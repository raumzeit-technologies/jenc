==> flow/design.v <==
 module japb  #(
    parameter SENSOR_X_SIZE    = 720,  
    parameter SENSOR_Y_SIZE    = 720
)(
    output logic                start_capture,
    output logic[1:0]           qf_select,               
    output logic[$clog2(SENSOR_X_SIZE)-1:0] x_size_m1,
    output logic[$clog2(SENSOR_Y_SIZE)-1:0] y_size_m1,
    input                       image_valid,
    input  logic [19:0]         image_size,
    input   logic [3:0]         paddr,                   
    input   logic               pwrite,
    input   logic               psel,
    input   logic               penable,
    output  logic               pready,
    input   logic [31:0]        pwdata,                  
    output  logic [31:0]        prdata,                  
    input   logic               pclk,                    
    input   logic               presetn
);
parameter START_CAPTURE     = 'h0;  
parameter QUALITY_FACTOR    = 'h6;  
parameter IMAGE_SIZE        = 'h9;  
parameter IMAGE_READY_FLAG  = 'ha;  
parameter COMPRESSED_BYTES  = 'hb;  
logic[1:0]           image_valid_sync;
always @(posedge pclk) 
    image_valid_sync <= {image_valid_sync, image_valid};
always_comb pready = 1;
always @(posedge pclk)
if (!presetn) 
    start_capture <= 0;
else 
    start_capture <= pwrite & psel & penable & pready & paddr == START_CAPTURE;
always @(posedge pclk)
if (pwrite & psel & penable & pready) begin
    case(paddr)
    QUALITY_FACTOR: qf_select <= pwdata;
    IMAGE_SIZE: begin
        x_size_m1 <= pwdata;
        y_size_m1 <= pwdata >> 16;
    end
    endcase
end
always_comb
if (psel)
    case(paddr)
    QUALITY_FACTOR:     prdata = qf_select;
    IMAGE_SIZE:         prdata = x_size_m1 | (y_size_m1 << 16);
    IMAGE_READY_FLAG:   prdata = image_valid_sync[1];
    COMPRESSED_BYTES:   prdata = image_size;
    default:            prdata = 0;
    endcase
else
    prdata = 0;
endmodule
-- From RTL to reports: japb
The steps from the RTL of japb to its reports follow in flow order.
Lines are those of the file above, counted from 1.
Operators: Yosys type, input widths -> output width; for muxes data width and select width s.
Cell names lack the library's common part.
The mark n/a stands for no value.
- top: japb
- clock input: pclk
- standard-cell library: sky130hd
- timing corner: tt_025C_1v80

-- Word-level counts
Yosys after proc, flatten, opt, wreduce and memory -nomap, before mapping. Enables and synchronous resets that opt folds into registers are not counted as muxes. Memory bits, and registers merged into a memory's read port (data or address), are not among the register bits. Print and check cells are not counted. Equal cells are merged and count once.
- equal/unequal tests at 4
- reductions and logical operators at 3
- bitwise gates (word level): 4
- mux-type cells: 2
- operator list (cell ; count):
    $pmux 26 s4 ; 1
    $or 10x26->26 ; 1
    $mux 26 ; 1
    $eq 4x4->1 const B ; 3
    $reduce_and 2->1 ; 2
    $eq 4x3->1 const B ; 1
    $logic_not 4->1 ; 1
    $and 1x1->1 ; 3
- output and inout port bits: 56
- register bits after elaboration: 25
- cells after elaboration at 18

-- Depth
Depth = most cells in a row (Yosys ltp): at word level without a register or memory, in the mapped netlist without a sequential cell, where the memories' decode and read muxes count.
- noted depth after elaboration: 3
- ABC_AREA at 0
- gate-level depth with buffers at 4
- noted mapped depth without buffers: 3

-- After synthesis
The flow's flattened synthesis, as Yosys stat reports it; memories are mapped. The netlist is that of the ABC_AREA named above (0 if unset); the other value can give another one.
The area totals of this step are shown rounded.
- cell types (cell ; count ; area in all (um2)):
    edfxtp_1 ; 22 ; 660.634
    mux2i_1 ; 12 ; 120.115
    dfxtp_1 ; 3 ; 60.058
    buf_4 ; 7 ; 52.55
    nor2_1 ; 14 ; 52.55
    and2_1 ; 6 ; 37.536
    and3_1 ; 6 ; 37.536
    mux2_2 ; 2 ; 22.522
    buf_2 ; 4 ; 20.019
    and3b_1 ; 2 ; 17.517
    nand4b_1 ; 2 ; 17.517
    nand3_1 ; 3 ; 15.014
    buf_6 ; 1 ; 11.261
    a21oi_1 ; 2 ; 10.01
    nor3_2 ; 1 ; 10.01
    or4b_1 ; 1 ; 10.01
    and2b_2 ; 1 ; 8.758
    nor2b_2 ; 1 ; 8.758
Not listed: further types 9, cells in them 10.
- cell area after synthesis: 0.00123 mm2
- flip-flops at 25
- noted buffers: 12
- cell count: 100

-- Path before layout
Source: OpenSTA report_checks on the synthesized netlist (no wires, ideal clock, input and output delay 20% of the period each), path of least setup slack; recovery checks are left aside. Register names are those of the netlist, which keeps one name where synthesis merged equal registers.
- kind: input-to-reg
- start point: input paddr[1]
- end point: register x_size_m1[0]
- time at the first pin: 0.592 ns
- noted library setup time: 0.422 ns
- noted delay of the path: 2.182 ns
- slack at 0.186 ns
- noted external input delay: 0.592 ns
- required time: 2.538 ns
- noted arrival time: 2.352 ns
- stages on the path: 3
- noted period: 2.96 ns
- path buffers at 2
- synthesis period reached at 2.774 ns
"delay of the path" = arrival - input delay + setup time.
"stages on the path" counts driving pins, that of a launching flip-flop among them; a cell with two outputs on the path counts twice.
"synthesis period reached" is the clock period less the worst setup slack; recovery checks do not enter. This is arithmetic on one report: input and output delays are still those of the set period (20% each).
The rows between start and end are the longest chain of elaborated cells between them; the timing report does not say that the signal goes this way. Where chains are equally long, one stands for them.
Each line given opens the expression or statement behind the cell; cells for indexed reads and writes are added by Yosys, which also makes memories of some case tables.
- cell sequence: buf_2 -> buf_2 -> nor3_1
- noted cells in the longest elaborated chain: 2
- noted elaborated cells between the ends (all ways): 2
- ends and longest elaborated chain, after synthesis (item ; line ; text):
    from (decl) ; 11 ; input   logic [3:0]         paddr,
    $eq 4x4->1 ; 37 ; case(paddr)
    $reduce_and 2->1 ; n/a ;
    to (assign) ; 40 ; x_size_m1 <= pwdata;
    to (decl) ; 7 ; output logic[$clog2(SENSOR_X_SIZE)-1:0] x_size_m1,

-- Path in the finished layout
From the final timing report of flow run A: the path of least setup slack in the routed layout; clock arrival at registers is part of the times.
- kind: input-to-output
- start point: input psel
- end point: output prdata[4]
- time at the first pin: 0.55 ns
- output delay at 0.55 ns
- noted arrival time: 1.86 ns
- required time: 2.21 ns
- noted external input delay: 0.55 ns
- noted period: 2.76 ns
- slack at 0.35 ns
- path buffers at 4
- stages on the path: 6
The rows between start and end are the longest chain of elaborated cells between them; the timing report does not say that the signal goes this way. Where chains are equally long, one stands for them.
- cell sequence: clkdlybuf4s50_1 -> nand4b_1 -> buf_4 -> buf_2 -> nor2_1 -> clkdlybuf4s15_1
- noted cells in the longest elaborated chain: 1
- noted elaborated cells between the ends (all ways): 1
- RTL lines with such cells: 1
- ends and longest elaborated chain, after layout (item ; line ; text):
    from (decl) ; 13 ; input   logic               psel,
    $mux 26 ; 46 ; if (psel)
    to (decl) ; 17 ; output  logic [31:0]        prdata,

Subject: flow runs of japb

Hi,

Measured data: module japb, platform sky130hd, 2 stored runs of the flow under differing settings, order arbitrary. Input and output delays are each 20% of the period that was set; the output load is 0.01 pF.
By "time of the worst setup path" is meant the share of the clock period that the worst setup path is allowed (20% is reserved at inputs, 20% at outputs), minus its slack. Clock arrival times at its registers enter into it.
The results are shown rounded.

Flow run A
Settings were period_ns = 2.76; SETUP_SLACK_MARGIN = 0.29; CAP_MARGIN = 20; CORE_MARGIN = 2; CORE_UTILIZATION = 40; SLEW_MARGIN = 20
- post-synthesis cell area at 0.00123 mm2
- noted the overall die area: 0.003534 mm2
- std-cell area (final layout) at 0.00227 mm2
- noted the utilization after layout: 76.2%
- worst slack on setup checks: 0.349 ns
- summed negative setup slack: 0.000 ns
- noted the time of the worst setup path: 1.31 ns
- class of the worst setup path: input-to-output

Flow run B
Settings were period_ns = 2.74; CORE_UTILIZATION = 67; SETUP_SLACK_MARGIN = 0.36; PLACE_DENSITY = 0.79; HOLD_SLACK_MARGIN = 0.21; TNS_END_PERCENT = 25; ABC_AREA = 1; GPL_TIMING_DRIVEN = 0; GPL_ROUTABILITY_DRIVEN = 0; CTS_CLUSTER_DIAMETER = 348; CAP_MARGIN = 40; SLEW_MARGIN = 0; MAX_ROUTING_LAYER = met5; CORE_MARGIN = 2
- incomplete, placement halted on GPL-0301

Regards
