==> flow/design.v <==
module bit_pack (
    input   logic [63:0]            in_data,
    input   logic [6:0]             in_nbits,
    input   logic                   in_tlast,
    input   logic                   in_valid,
    output  logic                   in_hold,
    output  logic [31:0]            out_data,
    output  logic [2:0]             out_nbytes,
    output  logic                   out_tlast,
    output  logic                   out_valid,
    input   logic                   out_hold,
    input   logic                   clk,
    input   logic                   resetn
);
logic [31:0]            in32_data;
logic [5:0]             in32_nbits;
logic                   in32_tlast;
logic                   in32_valid;
logic                   in32_hold;
logic                   long_in; 
always @(posedge clk)
if (!resetn) begin
    in32_valid <= 0;
    long_in <= 0;
end
else if (~(in32_hold & in32_valid)) begin
    in32_valid <= in_valid;
    if (long_in)
        long_in <= 0;
    else if (in_valid & in_nbits > 32)
        long_in <= 1;
end
always @(posedge clk)
if (~(in32_hold & in32_valid))
    if (long_in) begin
        in32_nbits <= in_nbits - 32;
        in32_data <= in_data;
        in32_tlast <= in_tlast;
    end
    else if (in_valid)
        if (in_nbits > 32)  begin
            in32_nbits <= 32;
            in32_data <= in_data >> 32;
            in32_tlast <= 0;
        end
        else begin
            in32_nbits <= in_nbits;
            in32_data <= in_data >> 32;
            in32_tlast <= in_tlast;
        end
always_comb in_hold = (in32_hold & in32_valid) | (~long_in & in_nbits > 32);  
logic [5:0]             bit_count, next_bit_count, next_bit_count_incr, next_bit_count_decr;
logic [63:0]            bit_packer, next_bit_packer, next_bit_packer_load;
logic [5:0]             next_bit_packer_shift;
logic                   tlast_cycle, next_tlast_cycle;
logic                   next_out_tlast;
always_comb out_data = (bit_packer >> 32) | (out_tlast ? (32'hffffffff >> bit_count) : 0);
always_comb next_bit_count = bit_count + next_bit_count_incr - next_bit_count_decr;
always_comb next_bit_packer = (bit_packer << next_bit_packer_shift) | (next_bit_packer_load << (32 + next_bit_count_decr - bit_count));
always_comb begin
    if (out_tlast) begin
        next_bit_count_decr = bit_count;
        next_bit_packer_shift = 32;
    end
    else if (bit_count >= 32) begin
        next_bit_count_decr = 32;
        next_bit_packer_shift = 32;
    end
    else begin
        next_bit_count_decr = 0;
        next_bit_packer_shift = 0;
    end
    if (in32_valid & ~in32_hold) begin
        next_bit_count_incr = in32_nbits;
        next_bit_packer_load = in32_data;
    end
    else begin
        next_bit_count_incr = 0;
        next_bit_packer_load = 0;
    end
    if (tlast_cycle)
        next_tlast_cycle = ~out_tlast;
    else if (in32_valid)
        next_tlast_cycle = in32_tlast;
    else
        next_tlast_cycle = tlast_cycle;
end
always @(posedge clk)
if (!resetn) begin
    bit_count <= 0;
    tlast_cycle <= 0;
    out_tlast <= 0;
    out_valid <= 0;
    bit_packer <= 0;
end
else if (~(out_hold & out_valid)) begin   
    bit_count <= next_bit_count;
    tlast_cycle <= next_tlast_cycle;
    out_tlast <= next_tlast_cycle & next_bit_count <= 32;
    out_valid <= (next_tlast_cycle & next_bit_count <= 32) | next_bit_count >= 32;  
    bit_packer <= next_bit_packer;
end
always @(posedge clk)
if (~(out_hold & out_valid))
    out_nbytes <= (next_tlast_cycle & next_bit_count <= 32) ? (next_bit_count + 7) >> 3 : 4;  
always_comb in32_hold = (out_hold & out_valid) | (tlast_cycle & ~out_tlast);
endmodule
# Reports on bit_pack
# Tool output for the design above, in the order of the flow.
# Lines are those of the file above, counted from 1.
# Operators carry their Yosys type and port widths (W data, S select, Z words).
# Library cell names are shortened.
# Not given: -
# inputs
design	bit_pack
clock_port	clk
cell_library	sky130hd
corner	tt_025C_1v80

# Elaborated design
# Counts by Yosys on the flattened word-level netlist (proc, flatten, opt, wreduce; memories kept). Register bits leave out memories and registers merged into their read ports (data or address). Print and check cells are left out. Cells with the same type and inputs are merged into one.
# bits
regBits	117
inputBits	76
out_inout_bits	38
wordCells	60
# classes
add_sub_neg	6
cmp	4
shift	3
mux	18
bitwise	16
reduce_and_logical	2
# ops
operator	count
$mux W32	4
$shl A64 B32 Y64	1
$shl A64 B6 Y64	1
$or A64 B64 Y64	1
$mux W6	7
$or A32 B32 Y32	1
$shr A32 B6 Y32 const A	1
$ge A6 B6 Y1 const B	2
$sub A7 B6 Y8	1
$and A1 B1 Y1	7
$add A6 B6 Y7 const A	1
$gt A7 B6 Y1 const B	1
$mux W1	7
$add A6 B3 Y6 const B	1
$add A6 B6 Y6	1
$sub A6 B6 Y6	1
$sub A6 B6 Y6 const B	1
$le A6 B6 Y1 const B	1
$not A1 Y1	4
$or A1 B1 Y1	3
$reduce_and A2 Y1	1
$reduce_bool A2 Y1	1

# Logic depth
# Longest topological path by Yosys (ltp), each cell counted once; first at word level (registers and memories cut), then after technology mapping (sequential cells cut; the memories' decode and read muxes count).
# logic_depth
ltp_word	11
abc_area	1
ltp_mapped	21
depth_no_buf	19

# After synthesis
# Source: synth_stat.txt of the flow (Yosys; design flattened, memories mapped). It holds for the ABC_AREA given above (unset counts as 0); a run with the other value may have another netlist.
# synth_totals
cells	1367
synth_area_um2	8604.5
ff_cells	117
# by_type
cell_type	count
nand3_1	346
dfxtp_1	75
nand2_1	359
edfxtp_1	42
a21oi_1	113
inv_1	91
nor2_1	87
o21ai_0	62
clkbuf_1	57
ha_1	16
o21bai_1	15
buf_2	19
nand4_1	12
xor2_1	5
fa_1	2
buf_1	10
xnor2_1	4
nor2_2	5
# Other cell types: 27; their cells: 47.

# Path before layout
# OpenSTA on the mapped netlist: ideal clock, no wires. The path of least setup slack (recovery checks aside). Input and output delay are each 20% of the period. Register names are those of the netlist, which keeps one name where synthesis merged equal registers.
# synth_timing
path_type	input -> register
from	in out_hold
to	reg in32_data[0]
tclk_ns	4.05
input_delay_ns	0.810
setup_ns	0.453
t_arrival_ns	2.996
t_required_ns	3.597
setup_slack_ns	0.602
path_delay_ns	2.639
path_stages	3
n_path_buf	0
synth_period_reached_ns	3.448
# "path_delay_ns" = arrival - input delay + setup time.
# "path_stages" counts driving pins, that of a launching flip-flop among them; a cell with two outputs on the path counts twice.
# "synth_period_reached_ns" is the clock period less the worst setup slack; recovery checks do not enter. This is arithmetic on one report: input and output delays are still those of the set period (20% each).
# The rows between start and end are the longest chain of elaborated cells between them; the timing report does not say that the signal goes this way. Where chains are equally long, one stands for them.
# Each line given opens the expression or statement behind the cell; cells for indexed reads and writes are added by Yosys, which also makes memories of some case tables.
# At most two assigning lines are given for a register; there are more.
# synth_between
cell_sequence	nand2_1 nand2_1 a22oi_1
elab_chain_len	5
cone_cells	5
classes_between	4 x logic; 1 x reduce/logical
# synth_lines
item	line	text
start, declared	11	input   logic                   out_hold,
$and A1 B1 Y1	106	always_comb in32_hold = (out_hold & out_valid) | (tlast_cycle & ~out_tlast);
$or A1 B1 Y1	106
$and A1 B1 Y1	34	if (~(in32_hold & in32_valid))
$not A1 Y1	-
$reduce_and A2 Y1	-
end, assigned	37	in32_data <= in_data;
end, assigned	43	in32_data <= in_data >> 32;
end, declared	15	logic [31:0]            in32_data;

# Timing after layout
# From the final timing report of stored run 1: the path of least setup slack in the routed layout; clock arrival at registers is part of the times.
# layout_timing
path_type	input -> output
from	in out_hold
to	out in_hold
tclk_ns	5.55
input_delay_ns	1.11
t_arrival_ns	2.97
t_required_ns	4.44
setup_slack_ns	1.47
path_stages	7
n_path_buf	3
# The rows between start and end are the longest chain of elaborated cells between them; the timing report does not say that the signal goes this way. Where chains are equally long, one stands for them.
# layout_between
cell_sequence	clkdlybuf4s50_1 nand2_2 clkbuf_8 nand2_1 nand2_1 nand2_1 clkdlybuf4s50_1
elab_chain_len	4
cone_cells	4
classes_between	4 x logic
# layout_lines
item	line	text
start, declared	11	input   logic                   out_hold,
$and A1 B1 Y1	106	always_comb in32_hold = (out_hold & out_valid) | (tlast_cycle & ~out_tlast);
$or A1 B1 Y1	106
$and A1 B1 Y1	51	always_comb in_hold = (in32_hold & in32_valid) | (~long_in & in_nbits > 32);
$or A1 B1 Y1	51
end, declared	6	output  logic                   in_hold,

# Stored flow runs of bit_pack (2 of them; Yosys, OpenROAD, sky130hd). They differ in their settings and are not a sequence. Constraints: input delay and output delay 20% of the set period each, output load 0.01 pF.
# "timing.achieved_period_ns" is the run's clock period less its worst setup slack. It is reckoned from that one timing run; input and output delays stay at 20% of the period that was set.
# "worst_setup_path_time_ns" = time allowed to the worst setup path (clock period - input delay - output delay, where it has them) - its slack; a late launch clock adds to it, a late capture clock takes from it.
# A setting shown as -- is not set for that run.
name,stored run 1,stored run 2
period_ns,5.55,2.7
CORE_UTILIZATION,30,40
SETUP_SLACK_MARGIN,1.32,0.66
PLACE_DENSITY_LB_ADDON,0.25,0.01
CORE_MARGIN,10,10
ABC_AREA,1,--
CTS_CLUSTER_SIZE,89,82
MIN_ROUTING_LAYER,met1,--
CAP_MARGIN,20,0
SLEW_MARGIN,20,20
CELL_PAD_IN_SITES_GLOBAL_PLACEMENT,--,0
GPL_TIMING_DRIVEN,--,0
CTS_CLUSTER_DIAMETER,--,355
MAX_ROUTING_LAYER,--,met5
dieArea_um2,35855.3,27742.2
worstSetupSlack_ns,1.473,-0.772
holdWs_ns,0.465,0.438
finish.stdcell_area_um2,10647.7,13760.7
worst_setup_path_time_ns,1.86,3.47
worst_path_kind,input -> output,register -> register
layout_utilization_frac,0.38,0.653
timing.achieved_period_ns,4.077,3.472
synthesis_area_um2,8604.5,8592.0
